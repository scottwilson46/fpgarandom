==> flow/design.v <==
module coord #(parameter IP_BIT_WIDTH = 31) (
    input                    clk,
    input                    rst,
    input [IP_BIT_WIDTH-1:0] rand_num,
    input                    rand_valid,
    output reg               op_lt_1_out,
    output reg               coord_valid_out
);
  wire                        next_coord_sel;
  wire [IP_BIT_WIDTH-1:0]     next_x_coord;
  wire [IP_BIT_WIDTH-1:0]     next_y_coord;
  wire                        next_coord_valid;
  wire [(IP_BIT_WIDTH*2)-1:0] calc_x_sq_p0;
  wire [(IP_BIT_WIDTH*2)-1:0] calc_y_sq_p0;
  reg                         coord_sel;
  reg  [IP_BIT_WIDTH-1:0]     x_coord_p0;
  reg  [IP_BIT_WIDTH-1:0]     y_coord_p0;
  reg  [IP_BIT_WIDTH-1:0]     calc_x_sq_p1;
  reg  [IP_BIT_WIDTH-1:0]     calc_y_sq_p1;
  wire [IP_BIT_WIDTH:0]       sq_add_p1;
  reg                         coord_valid_p0;
  reg                         coord_valid_p1;
  wire                        op_lt_1_p1;
  assign next_coord_sel   = (rand_valid) ? ~coord_sel : coord_sel;
  assign next_x_coord     = (~coord_sel & rand_valid) ? rand_num : x_coord_p0;
  assign next_y_coord     = ( coord_sel & rand_valid) ? rand_num : y_coord_p0;
  assign next_coord_valid = (coord_sel & rand_valid);
  assign calc_x_sq_p0     = $signed(x_coord_p0) * $signed(x_coord_p0);
  assign calc_y_sq_p0     = $signed(y_coord_p0) * $signed(y_coord_p0);
  assign sq_add_p1        = calc_x_sq_p1 + calc_y_sq_p1;
  assign op_lt_1_p1       = ~sq_add_p1[IP_BIT_WIDTH-2];
  always @(posedge clk or posedge rst)
      if (rst)
      begin
          coord_sel       <= 1'b0;
          x_coord_p0      <= {IP_BIT_WIDTH{1'b0}};
          y_coord_p0      <= {IP_BIT_WIDTH{1'b0}};
          coord_valid_p0  <= 1'b0;
          coord_valid_p1  <= 1'b0;
          coord_valid_out <= 1'b0;
          calc_x_sq_p1    <= {IP_BIT_WIDTH{1'b0}};
          calc_y_sq_p1    <= {IP_BIT_WIDTH{1'b0}};
          op_lt_1_out     <= 1'b0;
      end
      else
      begin
          coord_sel       <= next_coord_sel;
          x_coord_p0      <= next_x_coord;
          y_coord_p0      <= next_y_coord;
          coord_valid_p0  <= next_coord_valid;
          coord_valid_p1  <= coord_valid_p0;
          coord_valid_out <= coord_valid_p1;
          calc_x_sq_p1    <= (coord_valid_p0 ? calc_x_sq_p0[(IP_BIT_WIDTH*2)-1:IP_BIT_WIDTH] : calc_x_sq_p1);
          calc_y_sq_p1    <= (coord_valid_p0 ? calc_y_sq_p0[(IP_BIT_WIDTH*2)-1:IP_BIT_WIDTH] : calc_y_sq_p1);
          op_lt_1_out     <= (coord_valid_p1 ? op_lt_1_p1 : op_lt_1_out);
      end
endmodule
From RTL to reports: coord --
Tool output for the design above, in the order of the flow. Lines are those of the file above, counted from 1. Cell names lack the library's common part. Not given: n/a
Design: top module coord, clock input clk, cell library sky130hd, corner tt_025C_1v80

Word level --
Source: Yosys, flattened and elaborated, memories not mapped. Widths are those after wreduce; folded enables and synchronous resets count as part of the registers. Registers that Yosys merges into a memory's read port (data or address) are not register bits. Print and check cells do not count. Equal cells are merged and count once.
Cells by class: $add $sub $neg 1, multiply operators 2, bitwise gates (word level) 4
Operators with widths (number):
- multiplier 31 x 31 -> 61 bit | 2
- adder 30 bit | 1
- bitwise AND 1 bit | 2
- NOT 1 bit | 2
Word-level totals: register bits after elaboration 127, input port bits 34, output and inout port bits 2, cells after elaboration 16

Depth --
Yosys ltp: most cells in a row. Word level: on the elaborated netlist, between registers, memories and ports. Mapped: between sequential cells and ports; inverters and the memories' decode and read muxes count.
Depth: depth in word-level cells 2, ABC_AREA 0, mapped depth 30, depth with buffers taken out 28

Netlist --
Yosys stat after the flow's synthesis: flattened, memories mapped to cells. It holds for the ABC_AREA given above (unset counts as 0); a run with the other value may have another netlist.
Cells by type:
- fa_1 | number 1862, area in all 3.73E+04 um^2
- inv_1 | number 2200, area in all 8257.92 um^2
- ha_1 | number 416, area in all 5.2E+03 um^2
- dfrtp_1 | number 127, area in all 3.18E+03 um^2
- nand2_1 | number 652, area in all 2.45E+03 um^2
- and2_1 | number 311, area in all 1.95E+03 um^2
- mux2_2 | number 83, area in all 934.646 um^2
- clkbuf_1 | number 213, area in all 799.517 um^2
- nor2_1 | number 189, area in all 709.43 um^2
- xnor2_1 | number 72, area in all 630.605 um^2
- a21oi_1 | number 92, area in all 460.442 um^2
- a21o_1 | number 59, area in all 442.925 um^2
- o21ai_0 | number 69, area in all 345.331 um^2
- xor2_1 | number 33, area in all 289.027 um^2
- nand3_1 | number 34, area in all 170.163 um^2
- nand2b_1 | number 22, area in all 137.632 um^2
- nand4_1 | number 22, area in all 137.632 um^2
- o21a_1 | number 17, area in all 127.622 um^2
Other cell types: 53; their cells: 213.
Mapped netlist: cells in the netlist 6686, cell area after synthesis 0.0651062 mm^2, area of sequential cells 0.003178 mm^2, mapped flip-flops 127, buffer cells 223

Timing after synthesis --
Source: OpenSTA report_checks on the synthesized netlist (no wires, ideal clock, input and output delay 20% of the period each), path of least setup slack; recovery checks are left aside. Register names are those of the netlist, which keeps one name where synthesis merged equal registers.
Path post-synthesis: kind flip-flop to flip-flop, from register x_coord_p0[30], to register calc_x_sq_p1[28], period 9.18 ns, library setup time 0.125 ns, time at the first pin 0.000 ns, data arrival time 8.273 ns, required time 9.055 ns, slack 0.783 ns, delay of the path 8.398 ns, stages 29, path buffers 2, synthesis period reached 8.397 ns
"delay of the path" is the arrival time less input delay plus setup time. "stages" counts driving pins, that of a launching flip-flop among them; a cell with two outputs on the path counts twice. "synthesis period reached" = period - worst setup slack (recovery checks aside). The figure is calculated, with input and output delays left at 20% of the set period. The rows between start and end are the longest chain of elaborated cells between them; the timing report does not say that the signal goes this way. Where chains are equally long, one stands for them. Each line given opens the expression or statement behind the cell; cells for indexed reads and writes are added by Yosys, which also makes memories of some case tables.
On the way, post-synthesis: cell sequence dfrtp_1 > clkbuf_1 > clkinv_1 > clkbuf_1 > nor2_1 > fa_1 > inv_1 > fa_1 > inv_1 > fa_1 > inv_1 > fa_1 > inv_1 > fa_1 > fa_1 > fa_1 > inv_1 > fa_1 > inv_1 > ha_1 > and3_1 > nand2_1 > nor3_1 > nand2_1 > or4_1 > o221ai_1 > a311oi_2 > xnor2_1 > mux2_2, cells in the longest elaborated chain 1, elaborated cells between the ends (all ways) 1, source lines of those cells 1, those cells by class mul (1)
RTL lines, path post-synthesis:
- start: declaration | line 16 | reg  [IP_BIT_WIDTH-1:0]     x_coord_p0;
- start: assignment | line 36 | x_coord_p0      <= {IP_BIT_WIDTH{1'b0}};
- start: assignment | line 48 | x_coord_p0      <= next_x_coord;
- multiplier 31 x 31 -> 61 bit | line 28 | assign calc_x_sq_p0     = $signed(x_coord_p0) * $signed(x_coord_p0);
- end: assignment | line 41 | calc_x_sq_p1    <= {IP_BIT_WIDTH{1'b0}};
- end: assignment | line 53 | calc_x_sq_p1    <= (coord_valid_p0 ? calc_x_sq_p0[(IP_BIT_WIDTH*2)-1:IP_BIT_WIDTH] : calc_x_sq_p1);

Worst path after layout --
Path of least setup slack in the final report of flow run 1 (OpenROAD, finished layout, wires in). Where an end is a register, its clock arrival counts in the times.
Path after layout: kind flip-flop to flip-flop, from register x_coord_p0[16], to register calc_x_sq_p1[22], period 8.53 ns, library setup time 0.06 ns, time at the first pin 0.49 ns, data arrival time 8.64 ns, required time 8.95 ns, slack 0.31 ns, stages 26, path buffers 1
The rows between start and end are the longest chain of elaborated cells between them; the timing report does not say that the signal goes this way. Where chains are equally long, one stands for them.
On the way, after layout: cell sequence dfrtp_1 > inv_1 > nor2_1 > fa_1 > fa_1 > fa_1 > inv_1 > fa_1 > inv_1 > fa_1 > fa_1 > fa_1 > inv_1 > fa_1 > inv_1 > ha_1 > a21oi_1 > o21ai_0 > o21ai_2 > a31oi_2 > o31ai_4 > buf_4 > a211oi_2 > nor2_1 > or4_1 > nand3_1, cells in the longest elaborated chain 1, elaborated cells between the ends (all ways) 1, source lines of those cells 1, those cells by class mul (1)
RTL lines, path after layout:
- start: declaration | line 16 | reg  [IP_BIT_WIDTH-1:0]     x_coord_p0;
- start: assignment | line 36 | x_coord_p0      <= {IP_BIT_WIDTH{1'b0}};
- start: assignment | line 48 | x_coord_p0      <= next_x_coord;
- multiplier 31 x 31 -> 61 bit | line 28 | assign calc_x_sq_p0     = $signed(x_coord_p0) * $signed(x_coord_p0);
- end: assignment | line 41 | calc_x_sq_p1    <= {IP_BIT_WIDTH{1'b0}};
- end: assignment | line 53 | calc_x_sq_p1    <= (coord_valid_p0 ? calc_x_sq_p0[(IP_BIT_WIDTH*2)-1:IP_BIT_WIDTH] : calc_x_sq_p1);

Wiki page: coord / flow data

Design coord on sky130hd. What follows are 2 stored runs of the flow, each under its own settings; their order means nothing. The constraints put input and output delay at 20% of the set period each and load the outputs with 0.01 pF.
By "clock period achieved" is meant the clock period of the run minus its worst setup slack. This is arithmetic on one report: input and output delays are still those of the set period (20% each).
"critical setup path time" = time allowed to the worst setup path (clock period - input delay - output delay, where it has them) - its slack; a late launch clock adds to it, a late capture clock takes from it.

[flow run 1] flow files
==> flow/run.sh <==
#!/bin/bash
# the make line also repeats the synthesis and layout settings of config.mk as NAME=value (left out here)
make -C /OpenROAD-flow-scripts/flow DESIGN_CONFIG=/design/flow/config.mk WORK_HOME=/design/flow/orfs CLKGATE_MAP_FILE= finish
==> flow/config.mk <==
export PLATFORM = sky130hd
export DESIGN_NAME = coord
export DESIGN_NICKNAME = coord
export VERILOG_FILES = /design/flow/design.v
export SDC_FILE = /design/flow/constraint.sdc
export NUM_CORES = 4
export LEC_CHECK = 0
export CAP_MARGIN = 20
export CORE_MARGIN = 2
export CORE_UTILIZATION = 47
export SLEW_MARGIN = 20
==> flow/constraint.sdc <==
create_clock -name core_clock -period 8.53 [get_ports {clk}]
set_input_delay 1.7060 -clock core_clock [delete_from_list [all_inputs] [get_ports {clk}]]
set_output_delay 1.7060 -clock core_clock [all_outputs]
set_load 0.01 [all_outputs]

[flow run 1] result: overall die area 0.141515 mm^2; utilization after routing 0.505; critical setup path time 8.22 ns; class of the worst setup path flip-flop to flip-flop; worst-case hold slack 0.441 ns; standard-cell area after layout 0.0694641 mm^2; post-synthesis cell area 0.0651062 mm^2; total negative slack 0.000 ns; worst setup slack after layout 0.312 ns; clock period achieved 8.218 ns

[flow run 2] flow files
==> flow/run.sh <==
#!/bin/bash
# the make line also repeats the synthesis and layout settings of config.mk as NAME=value (left out here)
make -C /OpenROAD-flow-scripts/flow DESIGN_CONFIG=/design/flow/config.mk WORK_HOME=/design/flow/orfs CLKGATE_MAP_FILE= finish
==> flow/config.mk <==
export PLATFORM = sky130hd
export DESIGN_NAME = coord
export DESIGN_NICKNAME = coord
export VERILOG_FILES = /design/flow/design.v
export SDC_FILE = /design/flow/constraint.sdc
export NUM_CORES = 4
export LEC_CHECK = 0
export CAP_MARGIN = 20
export CELL_PAD_IN_SITES_DETAIL_PLACEMENT = 2
export CELL_PAD_IN_SITES_GLOBAL_PLACEMENT = 1
export CORE_ASPECT_RATIO = 0.63
export CORE_MARGIN = 9
export CORE_UTILIZATION = 26
export CTS_CLUSTER_DIAMETER = 202
export MIN_ROUTING_LAYER = met1
export PLACE_DENSITY_LB_ADDON = 0.04
export SLEW_MARGIN = 5
export TNS_END_PERCENT = 50
==> flow/constraint.sdc <==
create_clock -name core_clock -period 11.8 [get_ports {clk}]
set_input_delay 2.3600 -clock core_clock [delete_from_list [all_inputs] [get_ports {clk}]]
set_output_delay 2.3600 -clock core_clock [all_outputs]
set_load 0.01 [all_outputs]

[flow run 2] result: overall die area 0.269229 mm^2; clock period achieved 10.564 ns; standard-cell area after layout 0.0703325 mm^2; worst setup slack after layout 1.236 ns; utilization after routing 0.283; worst-case hold slack 0.410 ns; total negative slack 0.000 ns; critical setup path time 10.56 ns; class of the worst setup path flip-flop to flip-flop; post-synthesis cell area 0.0651062 mm^2
