==> flow/design.v <==
module tausworth (
  input    clk,
  input    reset,
  output [31:0]  random_out,
  output reg     valid_out
);
parameter S0 = 32'hffffffff;
parameter S1 = 32'hcccccccc;
parameter S2 = 32'h00ff00ff;
wire [31:0] b1,b2,b3;
wire [31:0] next_S0, next_S1, next_S2;
reg  [31:0] S0_reg, S1_reg, S2_reg;
assign b1      = (((S0_reg << 13) ^ S0_reg) >> 19);
assign next_S0 = (((S0_reg & 32'hfffffffe) << 12) ^ b1);
assign b2      = (((S1_reg << 2 ) ^ S1_reg) >> 25);
assign next_S1 = (((S1_reg & 32'hfffffff8) << 4 ) ^ b2);
assign b3      = (((S2_reg << 3 ) ^ S2_reg) >> 11);
assign next_S2 = (((S2_reg & 32'hfffffff0) << 17) ^ b3);
assign random_out = S0_reg ^ S1_reg ^ S2_reg;
always @(posedge clk or posedge reset)
  if (reset)
  begin
    S0_reg <= S0;
    S1_reg <= S1;
    S2_reg <= S2;
    valid_out <= 1'b0;
  end
  else
  begin 
    S0_reg <= next_S0;
    S1_reg <= next_S1;
    S2_reg <= next_S2;
    valid_out <= 1'b1;
  end
endmodule
Step by step through the tools: tausworth
What the tools print for tausworth, step after step.
Lines are those of the file above, counted from 1.
Library cell names are shortened.
{ "inputs": {"design": "tausworth", "clock": "clk", "library": "sky130hd", "lib_corner": "tt_025C_1v80"} }

Elaborated design
Yosys after proc, flatten, opt, wreduce and memory -nomap, before mapping. Enables and synchronous resets that opt folds into registers are not counted as muxes. Memory bits, and registers merged into a memory's read port (data or address), are not among the register bits. Print and check cells are not counted. Equal cells are merged and count once.
{ "bits": {"output_inout_bits": 33, "register_bits": 97, "in_bits": 2} }
{ "classes": {"bitwise": 8} }
{ "ops": {"columns": ["operator", "count"], "rows": [
  ["XOR 32 bit", 5],
  ["XOR 32 x 13 -> 32 bit", 1],
  ["XOR 32 x 21 -> 32 bit", 1],
  ["XOR 32 x 7 -> 32 bit", 1]
]} }

Longest topological paths
Depth = most cells in a row (Yosys ltp): at word level without a register or memory, in the mapped netlist without a sequential cell, where the memories' decode and read muxes count.
{ "logic_depth": {"depth_word": 2, "ABC_AREA": 0, "mapped_depth": 1} }

Mapped cells and area
Source: synth_stat.txt of the flow (Yosys; design flattened, memories mapped). It holds for the ABC_AREA given above (unset counts as 0); a run with the other value may have another netlist.
{ "mapped": {"seqArea_um2": 2507.4, "flip_flops": 97, "yosys_area_um2": 3634.7, "mapped_cells": 172, "buf_cells": 0} }
{ "types": {"columns": ["cell", "count"], "rows": [
  ["dfstp_2", 64],
  ["dfrtp_1", 33],
  ["xor3_1", 32],
  ["xor2_1", 41],
  ["conb_1", 1],
  ["inv_1", 1]
]} }

Timing after synthesis
Source: OpenSTA report_checks on the synthesized netlist (no wires, ideal clock, input and output delay 20% of the period each), path of least setup slack; recovery checks are left aside. Register names are those of the netlist, which keeps one name where synthesis merged equal registers.
{ "synth_timing": {"kind": "register -> output", "startpoint": "reg S0_reg[6]", "endpoint": "out random_out[6]", "driving_pins": 2, "arrival_time_ns": 0.965, "tclk_ns": 1.61, "delay_ns": 0.965, "path_slack_ns": 0.323, "t_first_pin_ns": 0.000, "synth_period_reached_ns": 1.287} }
"delay_ns" = arrival - input delay + setup time.
A path that ends at an output port has no setup time.
"driving_pins": output pins that drive a net of the path, with the launching flip-flop's if there is one; two outputs of one cell count as two.
"synth_period_reached_ns" = period - worst setup slack (recovery checks aside). The figure is calculated, with input and output delays left at 20% of the set period.
Between the ends stands the longest chain of elaborated cells between them, by number of cells; it is not shown to be the way that was timed. Of several equally long chains one is given.
Each line given opens the expression or statement behind the cell; cells for indexed reads and writes are added by Yosys, which also makes memories of some case tables.
{ "synth_between": {"path_cell_list": "dfstp_2 -> xor3_1", "elab_chain_len": 2, "cone_cells": 2, "cone_lines": 1, "cone_classes": "logic: 2"} }
{ "synth_rtl": {"columns": ["element", "line", "text"], "rows": [
  ["from (decl)", 12, "reg  [31:0] S0_reg, S1_reg, S2_reg;"],
  ["from (assign)", 23, "S0_reg <= S0;"],
  ["from (assign)", 30, "S0_reg <= next_S0;"],
  ["XOR 32 bit (2 in a row)", 19, "assign random_out = S0_reg ^ S1_reg ^ S2_reg;"],
  ["to (decl)", 4, "output [31:0]  random_out,"]
]} }

Timing after layout
Path of least setup slack in the final report of job 1 (OpenROAD, finished layout, wires in). Where an end is a register, its clock arrival counts in the times.
{ "layout_timing": {"kind": "register -> output", "startpoint": "reg S0_reg[19]", "endpoint": "out random_out[19]", "tclk_ns": 0.934, "t_first_pin_ns": 0.34, "driving_pins": 3, "arrival_time_ns": 1.46, "path_slack_ns": -0.72} }
Between the ends stands the longest chain of elaborated cells between them, by number of cells; it is not shown to be the way that was timed. Of several equally long chains one is given.
{ "layout_between": {"path_cell_list": "dfstp_2 -> xor3_1 -> buf_2", "elab_chain_len": 2, "cone_cells": 2, "cone_lines": 1, "cone_classes": "logic: 2"} }
{ "layout_rtl": {"columns": ["element", "line", "text"], "rows": [
  ["from (decl)", 12, "reg  [31:0] S0_reg, S1_reg, S2_reg;"],
  ["from (assign)", 23, "S0_reg <= S0;"],
  ["from (assign)", 30, "S0_reg <= next_S0;"],
  ["XOR 32 bit (2 in a row)", 19, "assign random_out = S0_reg ^ S1_reg ^ S2_reg;"],
  ["to (decl)", 4, "output [31:0]  random_out,"]
]} }

Lab notebook: tausworth

Stored flow runs of tausworth (2 of them; Yosys, OpenROAD, sky130hd). They differ in their settings and are not a sequence. Constraints: input delay and output delay 20% of the set period each, output load 0.01 pF.
By "period_reached_ns" is meant the clock period of the run minus its worst setup slack. This is arithmetic on one report: input and output delays are still those of the set period (20% each).
"worst_setup_path_time_ns" is the time allowed to the run's worst setup path (the clock period less input and output delay, where it has them) less its slack. Clock arrival times count: a late capture clock shortens it, a late launch clock lengthens it.
"power_mw" is the tool's figure for a default switching activity; nothing was simulated.

Job 1
==> flow/run.sh <==
#!/bin/bash
# the make line also repeats the synthesis and layout settings of config.mk as NAME=value (left out here)
make -C /OpenROAD-flow-scripts/flow DESIGN_CONFIG=/design/flow/config.mk WORK_HOME=/design/flow/orfs CLKGATE_MAP_FILE= finish
==> flow/config.mk <==
export PLATFORM = sky130hd
export DESIGN_NAME = tausworth
export DESIGN_NICKNAME = tausworth
export VERILOG_FILES = /design/flow/design.v
export SDC_FILE = /design/flow/constraint.sdc
export NUM_CORES = 4
export LEC_CHECK = 0
export CAP_MARGIN = 0
export CELL_PAD_IN_SITES_GLOBAL_PLACEMENT = 1
export CORE_ASPECT_RATIO = 0.55
export CORE_MARGIN = 3
export CORE_UTILIZATION = 53
export MIN_ROUTING_LAYER = met1
export PLACE_DENSITY_LB_ADDON = 0.15
export SLEW_MARGIN = 20
==> flow/constraint.sdc <==
create_clock -name core_clock -period 0.934 [get_ports {clk}]
set_input_delay 0.1868 -clock core_clock [delete_from_list [all_inputs] [get_ports {clk}]]
set_output_delay 0.1868 -clock core_clock [all_outputs]
set_load 0.01 [all_outputs]

==> results of job 1, as JSON <==
{
  "final_setup_tns_ns": -19.811,
  "period_reached_ns": 1.651,
  "die_area_um2": 7932.4,
  "fin_util_frac": 0.807,
  "setup_worst_slack_ns": -0.717,
  "power_mw": 8.366,
  "post_route_stdcell_area_um2": 5128.7,
  "synthesis_area_um2": 3634.7,
  "worst_setup_path_time_ns": 1.46,
  "worst_path_kind": "register -> output"
}

Job 2
==> flow/run.sh <==
#!/bin/bash
# the make line also repeats the synthesis and layout settings of config.mk as NAME=value (left out here)
make -C /OpenROAD-flow-scripts/flow DESIGN_CONFIG=/design/flow/config.mk WORK_HOME=/design/flow/orfs CLKGATE_MAP_FILE= finish
==> flow/config.mk <==
export PLATFORM = sky130hd
export DESIGN_NAME = tausworth
export DESIGN_NICKNAME = tausworth
export VERILOG_FILES = /design/flow/design.v
export SDC_FILE = /design/flow/constraint.sdc
export NUM_CORES = 4
export LEC_CHECK = 0
export ABC_AREA = 1
export CAP_MARGIN = 20
export CELL_PAD_IN_SITES_GLOBAL_PLACEMENT = 1
export CORE_ASPECT_RATIO = 1.18
export CORE_MARGIN = 2
export CORE_UTILIZATION = 43
export CTS_CLUSTER_DIAMETER = 182
export CTS_CLUSTER_SIZE = 55
export GPL_ROUTABILITY_DRIVEN = 0
export MIN_ROUTING_LAYER = met2
export PLACE_DENSITY_LB_ADDON = 0.14
export SETUP_SLACK_MARGIN = 0.43
export SLEW_MARGIN = 40
export TNS_END_PERCENT = 45
==> flow/constraint.sdc <==
create_clock -name core_clock -period 1.44 [get_ports {clk}]
set_input_delay 0.2880 -clock core_clock [delete_from_list [all_inputs] [get_ports {clk}]]
set_output_delay 0.2880 -clock core_clock [all_outputs]
set_load 0.01 [all_outputs]

==> results of job 2, as JSON <==
{
  "final_setup_tns_ns": -4.789,
  "period_reached_ns": 1.660,
  "die_area_um2": 10080.8,
  "fin_util_frac": 0.582,
  "setup_worst_slack_ns": -0.220,
  "power_mw": 4.617,
  "post_route_stdcell_area_um2": 5312.6,
  "synthesis_area_um2": 3995.1,
  "worst_setup_path_time_ns": 1.37,
  "worst_path_kind": "register -> output"
}
